==> flow/design.v <==
module uart_top (
    input wire clk,
    input wire rst,
    input wire tx_start,
    input wire [7:0] tx_data,
    input wire rx,
    output wire tx,
    output wire [7:0] rx_data,
    output wire tx_done,
    output wire data_valid
);
    uart_tx transmitter (
        .clk(clk),
        .rst(rst),
        .tx_start(tx_start),
        .data(tx_data),
        .tx(tx),
        .tx_done(tx_done)
    );
    uart_rx receiver (
        .clk(clk),
        .rst(rst),
        .rx(rx),
        .data(rx_data),
        .data_valid(data_valid)
    );
endmodule
module uart_rx (
    input wire clk,        
    input wire rst,        
    input wire rx,         
    output reg [7:0] data, 
    output reg data_valid  
);
    parameter CLK_FREQ = 50000000;  
    parameter BAUD_RATE = 9600;
    localparam BIT_PERIOD = CLK_FREQ / BAUD_RATE;
    reg [3:0] bit_index = 0;
    reg [15:0] clk_count = 0;
    reg [7:0] shift_reg;
    reg receiving = 0;
    always @(posedge clk or posedge rst) begin
        if (rst) begin
            receiving <= 0;
            data_valid <= 0;
        end else if (!receiving && !rx) begin  
            receiving <= 1;
            clk_count <= BIT_PERIOD / 2;  
            bit_index <= 0;
        end else if (receiving) begin
            if (clk_count < BIT_PERIOD - 1) begin
                clk_count <= clk_count + 1;
            end else begin
                clk_count <= 0;
                if (bit_index < 8) begin
                    shift_reg[bit_index] <= rx;
                end
                bit_index <= bit_index + 1;
                if (bit_index == 8) begin
                    receiving <= 0;
                    data <= shift_reg;
                    data_valid <= 1;
                end
            end
        end else begin
            data_valid <= 0;
        end
    end
endmodule
module uart_tx (
    input wire clk,         
    input wire rst,         
    input wire tx_start,    
    input wire [7:0] data,  
    output reg tx,          
    output reg tx_done      
);
    parameter CLK_FREQ = 50000000;  
    parameter BAUD_RATE = 9600;
    localparam BIT_PERIOD = CLK_FREQ / BAUD_RATE;
    reg [3:0] bit_index = 0;
    reg [15:0] clk_count = 0;
    reg busy = 0;
    reg [9:0] shift_reg;
    always @(posedge clk or posedge rst) begin
        if (rst) begin
            busy <= 0;
            tx <= 1;  
            tx_done <= 0;
        end else if (tx_start && !busy) begin
            busy <= 1;
            clk_count <= 0;
            bit_index <= 0;
            shift_reg <= {1'b1, data, 1'b0};  
        end else if (busy) begin
            if (clk_count < BIT_PERIOD - 1) begin
                clk_count <= clk_count + 1;
            end else begin
                clk_count <= 0;
                tx <= shift_reg[0];
                shift_reg <= shift_reg >> 1;
                bit_index <= bit_index + 1;
                if (bit_index == 9) begin
                    busy <= 0;
                    tx_done <= 1;
                end
            end
        end else begin
            tx_done <= 0;
        end
    end
endmodule
* Tool chain data of uart_top *
What the tools print for uart_top, step after step.
Lines are those of the file above, counted from 1.
Cell names lack the library's common part.
The mark -- stands for no value.

set-up
  top = uart_top
  clock port = clk
  cell library = sky130hd
  timing corner = tt_025C_1v80

* Word-level counts *
Yosys after proc, flatten, opt, wreduce and memory -nomap, before mapping. Memory bits, and registers merged into a memory's read port (data or address), are not among the register bits. Print and check cells are not counted. Equal cells are merged and count once.

cells by class
  add/sub/neg operators = 5
  muxes and demuxes = 25
  equal/unequal tests = 8
  shift-type cells = 2
  order comparisons = 3
  reductions and logical operators = 16
  bitwise gates (word level) = 8

operators by type and width
  cell                                                           number
  2-to-1 mux 16 bit                                              4
  adder 16 x 1 -> 16 bit (second input constant)                 2
  less-than comparator 16 x 13 -> 1 bit (second input constant)  2
  2-to-1 mux 10 bit                                              2
  2-to-1 mux 4 bit                                               4
  AND reduction 3 bit                                            5
  2-to-1 mux 1 bit                                               14
  AND reduction 5 bit                                            2
  2-to-1 mux 9 bit                                               1
  variable shift 1 x 5 -> 8 bit                                  1
  variable shift 1 x 5 -> 8 bit (first input constant)           1
  inequality test 2 bit (second input constant)                  4
  adder 4 x 1 -> 4 bit (second input constant)                   2
  == test 4 bit (second input constant)                          2
  AND 8 bit                                                      1
  OR 8 bit                                                       1
  NOT 8 bit                                                      1
  NOT 1 bit                                                      5
  negator 4 -> 5 bit                                             1
  inequality test 2 x 1 -> 1 bit (second input constant)         2
  AND reduction 2 bit                                            2
  nonzero test 2 bit                                             2
  less-than comparator 4 bit (second input constant)             1
  zero test 1 bit                                                3
  logical AND 1 bit                                              2

storage and ports
  bits in registers = 71
  bits of input ports = 12
  output and inout port bits = 11

* Depth *
Yosys ltp: most cells in a row. Word level: on the elaborated netlist, between registers, memories and ports. Mapped: between sequential cells and ports; inverters and the memories' decode and read muxes count.

logic depth
  depth in word-level cells = 5
  ABC_AREA = 0
  mapped depth = 7
  depth with buffers taken out = 6

* Mapped cells and area *
Yosys stat after the flow's synthesis: flattened, memories mapped to cells. It holds for the ABC_AREA given above (unset counts as 0); a run with the other value may have another netlist.

mapped netlist
  cell area after synthesis = 0.0034996 mm²
  sequential part of the area = 0.0021083 mm²
  mapped cells = 270
  mapped flip-flops = 71

cells by type
  cell type  number
  edfxtp_1   66
  ha_1       9
  nor2_1     28
  xnor2_1    12
  dfrtp_1    4
  xor2_1     11
  mux2_2     8
  nor3_2     7
  nand3_1    13
  nand2_1    15
  o2bb2ai_1  6
  nand4_1    7
  and4_1     4
  inv_1      9
  mux2_1     3
  nor2b_1    5
  o21a_1     4
  o21ai_1    6

Other cell types: 34; their cells: 53.
The figures by module come from a second, unflattened synthesis with its own total; it is not the netlist above.

second synthesis, totals
  cell total of the unflattened synthesis = 269
  area (unflattened synthesis) = 0.0034546 mm²

Each row is one instance without its submodules.

modules
  module    cells  times used  area (mm²)  seq. area (mm²)
  uart_rx   147    1           0.0018981   0.0011311
  uart_tx   122    1           0.0015565   0.0009772
  uart_top  0      1           0           0

* Timing after synthesis *
OpenSTA on the mapped netlist: ideal clock, no wires. The path of least setup slack (recovery checks aside). Input and output delay are each 20% of the period. Register names are those of the netlist, which keeps one name where synthesis merged equal registers.

path post-synthesis
  path kind = in2reg
  start point = input port tx_start
  end point = register transmitter.bit_index[0]
  path delay = 1.649 ns
  input delay = 0.530 ns
  arrival = 1.813 ns
  stages = 3
  buffers on the path = 0
  setup slack = 0.471 ns
  period = 2.65 ns
  setup time = 0.366 ns
  data required time = 2.284 ns
  launch time at the first pin = 0.530 ns
  synthesis period reached = 2.179 ns

"path delay" = arrival - input delay + setup time.
"stages": output pins that drive a net of the path, with the launching flip-flop's if there is one; two outputs of one cell count as two.
"synthesis period reached" is the clock period less the worst setup slack; recovery checks do not enter. This is arithmetic on one report: input and output delays are still those of the set period (20% each).
The rows between start and end are the longest chain of elaborated cells between them; the timing report does not say that the signal goes this way. Where chains are equally long, one stands for them.
A line is the first line of the expression or statement that the cell stems from. Yosys adds cells for indexed reads and writes and turns some case tables into memories.

on the way, post-synthesis
  cell sequence = nor2_1 > nor2_1 > and2_1
  cells in the longest elaborated chain = 3
  elaborated cells between the ends (all ways) = 4
  classes of those cells = eq/ne: 1; reduce/logical: 3

ends and longest elaborated chain, post-synthesis
  what                 line  source
  from (decl)          4     input wire tx_start,
  logical AND 1 bit    90    end else if (tx_start && !busy) begin
  nonzero test 2 bit   --
  AND reduction 3 bit  --
  to (assign)          93    bit_index <= 0;
  to (assign)          102   bit_index <= bit_index + 1;
  to (decl)            81    reg [3:0] bit_index = 0;

* Timing after layout *
Path of least setup slack in the final report of record 1 (OpenROAD, finished layout, wires in). Where an end is a register, its clock arrival counts in the times.

path after layout
  path kind = reg2reg
  start point = register receiver.clk_count[0]
  end point = register receiver.data[1]
  period = 2.3 ns
  setup slack = 0.20 ns
  launch time at the first pin = 0.33 ns
  arrival = 2.14 ns
  data required time = 2.34 ns
  setup time = 0.29 ns
  buffers on the path = 0
  stages = 6

The rows between start and end are the longest chain of elaborated cells between them; the timing report does not say that the signal goes this way. Where chains are equally long, one stands for them.
A register here has more assigning lines than the two given.

on the way, after layout
  cell sequence = edfxtp_1 > ha_1 > a21o_1 > a311oi_2 > o211ai_2 > and4_1
  cells in the longest elaborated chain = 3
  elaborated cells between the ends (all ways) = 3
  classes of those cells = compare: 1; logic: 1; reduce/logical: 1

ends and longest elaborated chain, after layout
  what                                   line  source
  from (decl)                            39    reg [15:0] clk_count = 0;
  from (assign)                          48    clk_count <= BIT_PERIOD / 2;
  from (assign)                          52    clk_count <= clk_count + 1;
  less-than comparator 16 x 13 -> 1 bit  51    if (clk_count < BIT_PERIOD - 1) begin
  NOT 1 bit                              --
  AND reduction 5 bit                    --
  to (assign)                            61    data <= shift_reg;
  to (decl)                              32    output reg [7:0] data,

2 stored runs of uart_top in the flow (synthesis by Yosys, layout by OpenROAD, sky130hd cells), in arbitrary order. Constraints: input delay and output delay 20% of the set period each, output load 0.01 pF.
By "achieved period" is meant the clock period of the run minus its worst setup slack. This is arithmetic on one report: input and output delays are still those of the set period (20% each).
"time used up by the worst setup path" = time allowed to the worst setup path (clock period - input delay - output delay, where it has them) - its slack; a late launch clock adds to it, a late capture clock takes from it.
"total design power" is the tool's figure for a default switching activity; nothing was simulated.
Among the settings, - means not set for that run.

item                                          record 1   record 2
period_ns                                     2.3        3.4
CORE_UTILIZATION                              24         24
CAP_MARGIN                                    20         5
CORE_MARGIN                                   2          2
SLEW_MARGIN                                   20         20
SETUP_SLACK_MARGIN                            -          -0.03
PLACE_DENSITY                                 -          0.67
CORE_ASPECT_RATIO                             -          0.93
CELL_PAD_IN_SITES_GLOBAL_PLACEMENT            -          0
GPL_TIMING_DRIVEN                             -          0
CTS_CLUSTER_DIAMETER                          -          169
MIN_ROUTING_LAYER                             -          met2
MAX_ROUTING_LAYER                             -          met5
final setup TNS (ns)                          0.000      0.000
worst setup slack after layout (ns)           0.196      0.817
synthesized cell area (mm²)                   0.0034996  0.0034996
achieved period (ns)                          2.104      2.583
utilization after layout                      0.302      0.302
worst hold slack in the final report (ns)     0.451      0.451
time used up by the worst setup path (ns)     2.10       1.90
type of the worst setup path                  reg2reg    in2reg
total design power (µW)                       3918       2632
die footprint (mm²)                           0.0155638  0.0155639
standard-cell area of the final layout (mm²)  0.0043342  0.0043054
