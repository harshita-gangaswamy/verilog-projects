==> flow/design.v <==
module i2c_master (
    input wire clk,
    input wire rst,
    input wire start,
    input wire rw,
    input wire [7:0] data_in,
    input wire [6:0] addr,
    inout wire sda,
    output reg scl,
    output reg done,
    output reg [7:0] data_out
);
    parameter CLK_FREQ = 50000000;
    parameter I2C_FREQ = 100000;
    localparam SCL_PERIOD = CLK_FREQ / (4 * I2C_FREQ);
    reg [3:0] state = 0;
    reg [7:0] shift_reg;
    reg [3:0] bit_count;
    reg [15:0] clk_count;
    reg sda_out = 1;
    assign sda = (state > 1 && state < 9) ? sda_out : 1'bz;
    always @(posedge clk or posedge rst) begin
        if (rst) begin
            state <= 0;
            sda_out <= 1;
            scl <= 1;
            done <= 0;
        end else begin
            case (state)
                0: if (start) begin
                        sda_out <= 0;
                        clk_count <= 0;
                        state <= 1;
                   end
                1: if (clk_count == SCL_PERIOD) begin
                        clk_count <= 0;
                        shift_reg <= {addr, rw};  
                        bit_count <= 8;
                        state <= 2;
                   end else clk_count <= clk_count + 1;
                2: if (clk_count == SCL_PERIOD) begin
                        scl <= ~scl;
                        if (!scl) begin
                            sda_out <= shift_reg[7];
                            shift_reg <= shift_reg << 1;
                            bit_count <= bit_count - 1;
                            if (bit_count == 0) state <= 3;
                        end
                        clk_count <= 0;
                   end else clk_count <= clk_count + 1;
                3: begin 
                        state <= rw ? 5 : 4;
                   end
                4: if (!rw && clk_count == SCL_PERIOD) begin  
                        shift_reg <= data_in;
                        bit_count <= 8;
                        state <= 2;
                   end
                5: if (rw && clk_count == SCL_PERIOD) begin  
                        scl <= ~scl;
                        if (!scl) begin
                            data_out <= {data_out[6:0], sda};
                            bit_count <= bit_count - 1;
                            if (bit_count == 0) state <= 6;
                        end
                        clk_count <= 0;
                   end else clk_count <= clk_count + 1;
                6: begin
                        sda_out <= 0;
                        scl <= 1;
                        done <= 1;
                        state <= 7;
                   end
                7: if (!start) state <= 0;
            endcase
        end
    end
endmodule
# Reports on i2c_master
# The steps from the RTL of i2c_master to its reports follow in flow order.
# Lines are those of the file above, counted from 1.
# A cell with - has no value.
[setup]
top = "i2c_master"
clock_port = "clk"
library = "sky130hd"
corner = "tt_025C_1v80"

# Word-level counts
# Source: Yosys, flattened and elaborated, memories not mapped. Widths are those after wreduce. Registers that Yosys merges into a memory's read port (data or address) are not register bits. Print and check cells do not count. Equal cells are merged and count once.
[word_totals]
regBits = 43
latch_bits = 0
mem_bits_rw = 0
mem_bits_ro = 0
clocked_rd_ports_x_width = 0
n_memories = 0
input_bits = 19
[op_classes]
add_sub_neg = 2
multipliers = 0
div_mod_pow = 0
cmp = 2
n_eq = 18
n_shift = 0
n_mux = 35
logic = 2
reduce_and_logical = 20
[ops]
columns = ["op", "count"]
rows = [
  ["two-way mux 4 bit", 15],
  ["case mux 16 bit (select 3 bit)", 1],
  ["two-way mux 16 bit", 3],
  ["case mux 4 bit (select 8 bit)", 1],
  ["two-way mux 8 bit", 4],
  ["case mux 8 bit (select 3 bit)", 1],
  ["!= test 2 bit (second input constant)", 10],
  ["adder 16 x 1 -> 16 bit (second input constant)", 1],
  ["equality test 16 x 7 -> 1 bit (second input constant)", 1],
  ["equality test 4 x 3 -> 1 bit (second input constant)", 4],
  ["case mux 4 bit (select 4 bit)", 1],
  ["AND reduction 6 bit", 2],
  ["AND reduction 11 bit", 1],
  ["nonzero test 3 bit", 3],
  ["equality test 4 x 2 -> 1 bit (second input constant)", 2],
  ["zero test 4 bit", 2],
  ["AND reduction 4 bit", 2],
  ["nonzero test 4 bit", 2],
  ["nonzero test 8 bit", 1],
  ["two-way mux 1 bit", 7],
  ["AND reduction 3 bit", 2],
  ["case mux 1 bit (select 3 bit)", 2],
  ["subtractor 4 x 1 -> 4 bit (second input constant)", 1],
  ["> comparator 4 x 1 -> 1 bit (second input constant)", 1],
  ["equality test 4 x 1 -> 1 bit (second input constant)", 1],
  ["< comparator 4 bit (second input constant)", 1],
  ["logical AND 1 bit", 3],
  ["NOT 1 bit", 2],
]
# Not listed: further kinds 2, cells in them 2.

# Longest topological paths
# Depth = most cells in a row (Yosys ltp): at word level without a register or memory, in the mapped netlist without a sequential cell, where the memories' decode and read muxes count.
[depth]
word_depth = 5
ABC_AREA = 0
ltp_mapped = 7
mapped_depth_nobuf = 6

# After synthesis
# Source: synth_stat.txt of the flow (Yosys; design flattened, memories mapped). It holds for the ABC_AREA given above (unset counts as 0); a run with the other value may have another netlist.
[synth_totals]
mapped_cells = 224
yosys_area_um2 = 2312.2
flip_flops = 42
buffers = 12
[types]
columns = ["type", "count", "type_area_um2"]
rows = [
  ["sky130_fd_sc_hd__edfxtp_1", 36, 1.08E+03],
  ["sky130_fd_sc_hd__dfrtp_1", 4, 100.096],
  ["sky130_fd_sc_hd__nor2_1", 23, 86.333],
  ["sky130_fd_sc_hd__nand2_1", 19, 71.318],
  ["sky130_fd_sc_hd__xor2_1", 8, 70.067],
  ["sky130_fd_sc_hd__a21oi_1", 12, 60.058],
  ["sky130_fd_sc_hd__a22oi_1", 7, 52.55],
  ["sky130_fd_sc_hd__dfstp_2", 2, 52.55],
  ["sky130_fd_sc_hd__o21ai_0", 8, 40.038],
  ["sky130_fd_sc_hd__o21ai_1", 8, 40.038],
  ["sky130_fd_sc_hd__ha_1", 3, 37.536],
  ["sky130_fd_sc_hd__inv_1", 10, 37.536],
  ["sky130_fd_sc_hd__or3_1", 6, 37.536],
  ["sky130_fd_sc_hd__xnor2_1", 4, 35.034],
  ["sky130_fd_sc_hd__clkbuf_1", 9, 33.782],
  ["sky130_fd_sc_hd__nand4_1", 5, 31.28],
  ["sky130_fd_sc_hd__a211oi_1", 4, 30.029],
  ["sky130_fd_sc_hd__nand3_1", 6, 30.029],
]
# Not listed: further types 28, cells in them 50.

# Worst setup path after synthesis
# OpenSTA on the mapped netlist: ideal clock, no wires. The path of least setup slack (recovery checks aside). Input and output delay are each 20% of the period. Register names are those of the netlist, which keeps one name where synthesis merged equal registers.
[synth_timing]
kind = "register to register"
startpoint = "reg state[1]"
endpoint = "reg clk_count[0]"
period_ns = 4.09
t_first_pin_ns = 0.000
arrival_ns = 2.361
path_slack_ns = 1.315
delay_ns = 2.775
driving_pins = 7
period_less_setup_slack_ns = 2.775
# "delay_ns" is the arrival time less input delay plus setup time.
# "driving_pins": output pins that drive a net of the path, with the launching flip-flop's if there is one; two outputs of one cell count as two.
# "period_less_setup_slack_ns" is the clock period less the worst setup slack; recovery checks do not enter. This is arithmetic on one report: input and output delays are still those of the set period (20% each).
# Between the ends stands the longest chain of elaborated cells between them, by number of cells; it is not shown to be the way that was timed. Of several equally long chains one is given.
# Each line given opens the expression or statement behind the cell; cells for indexed reads and writes are added by Yosys, which also makes memories of some case tables.
# A register here has more assigning lines than the two given.
# Only ways into the end's enable, where the timed path ends, are counted here.
[synth_between]
path_cell_list = "sky130_fd_sc_hd__dfrtp_1 > sky130_fd_sc_hd__clkbuf_1 > sky130_fd_sc_hd__clkbuf_1 > sky130_fd_sc_hd__nor2_1 > sky130_fd_sc_hd__nor2_1 > sky130_fd_sc_hd__nor2_1 > sky130_fd_sc_hd__a211oi_1"
elab_chain_len = 3
[synth_lines]
columns = ["item", "line", "rtl"]
rows = [
  ["start, declared", 16, "reg [3:0] state = 0;"],
  ["start, assigned", 24, "state <= 0;"],
  ["start, assigned", 52, "state <= rw ? 5 : 4;"],
  ["equality test 4 x 1 -> 1 bit", 29, "case (state)"],
  ["nonzero test 4 bit", "-", ""],
  ["AND reduction 3 bit", "-", ""],
  ["end, assigned", 40, "end else clk_count <= clk_count + 1;"],
  ["end, assigned", 50, "end else clk_count <= clk_count + 1;"],
  ["end, declared", 19, "reg [15:0] clk_count;"],
]

# Path in the finished layout
# From the final timing report of run 1: the path of least setup slack in the routed layout; clock arrival at registers is part of the times.
[layout_timing]
kind = "register to register"
startpoint = "reg clk_count[7]"
endpoint = "reg bit_count[0]"
period_ns = 3.12
t_first_pin_ns = 0.30
arrival_ns = 2.38
path_slack_ns = 0.75
driving_pins = 7
# Between the ends stands the longest chain of elaborated cells between them, by number of cells; it is not shown to be the way that was timed. Of several equally long chains one is given.
# A register here has more assigning lines than the two given.
# Only ways into the end's enable, where the timed path ends, are counted here.
[layout_between]
path_cell_list = "sky130_fd_sc_hd__edfxtp_1 > sky130_fd_sc_hd__nor4_1 > sky130_fd_sc_hd__nand4_2 > sky130_fd_sc_hd__a2bb2oi_2 > sky130_fd_sc_hd__buf_4 > sky130_fd_sc_hd__nor4b_1 > sky130_fd_sc_hd__buf_4"
elab_chain_len = 4
[layout_lines]
columns = ["item", "line", "rtl"]
rows = [
  ["start, declared", 19, "reg [15:0] clk_count;"],
  ["start, assigned", 40, "end else clk_count <= clk_count + 1;"],
  ["start, assigned", 50, "end else clk_count <= clk_count + 1;"],
  ["equality test 16 x 7 -> 1 bit", 59, "5: if (rw && clk_count == SCL_PERIOD) begin"],
  ["logical AND 1 bit", 59, ""],
  ["!= test 2 bit", "-", ""],
  ["AND reduction 6 bit", "-", ""],
  ["end, assigned", 46, "bit_count <= bit_count - 1;"],
  ["end, assigned", 63, "bit_count <= bit_count - 1;"],
  ["end, declared", 18, "reg [3:0] bit_count;"],
]

# Measured data: module i2c_master, platform sky130hd, 2 stored runs of the flow under differing settings, order arbitrary. Input and output delays are each 20% of the period that was set; the output load is 0.01 pF.
# "timing.achieved_period_ns": clock period set for the run, less the worst setup slack. It is reckoned from that one timing run; input and output delays stay at 20% of the period that was set.
# "critical_path_time_ns": the worst setup path's part of the clock period (all of it between registers, 20% less for each end at a port) less its slack. A launch clock that arrives late makes it longer, a capture clock that arrives late makes it shorter.
# "final_power_uw" rests on the timing tool's default activity at the inputs, not on a simulated workload.

[[run]]
name = "run 1"
[run.settings]
period_ns = 3.12
SETUP_SLACK_MARGIN = 0.06
CAP_MARGIN = 20
CORE_MARGIN = 2
CORE_UTILIZATION = 40
SLEW_MARGIN = 20
[run.results]
fin_tns_ns = 0.000
final_power_uw = 1107
finalUtil_pct = 50.5
yosys_chip_area_um2 = 2312.2
timing.achieved_period_ns = 2.369
hold_ws_ns = 0.419
dieArea_um2 = 6404.8
critical_path_time_ns = 2.37
critical_path_kind = "register to register"
finish.stdcell_area_um2 = 2796.4
fin_ws_ns = 0.751

[[run]]
name = "run 2"
[run.settings]
period_ns = 5.37
CORE_UTILIZATION = 15
SETUP_SLACK_MARGIN = 0.65
PLACE_DENSITY = 0.49
GPL_ROUTABILITY_DRIVEN = 1
CTS_CLUSTER_SIZE = 67
CTS_CLUSTER_DIAMETER = 32
CAP_MARGIN = 20
CORE_MARGIN = 2
SLEW_MARGIN = 20
[run.results]
fin_tns_ns = 0.000
final_power_uw = 775.9
finalUtil_pct = 19.6
yosys_chip_area_um2 = 2312.2
timing.achieved_period_ns = 3.124
hold_ws_ns = 0.448
dieArea_um2 = 16423.7
critical_path_time_ns = 3.12
critical_path_kind = "register to register"
finish.stdcell_area_um2 = 2970.3
fin_ws_ns = 2.246
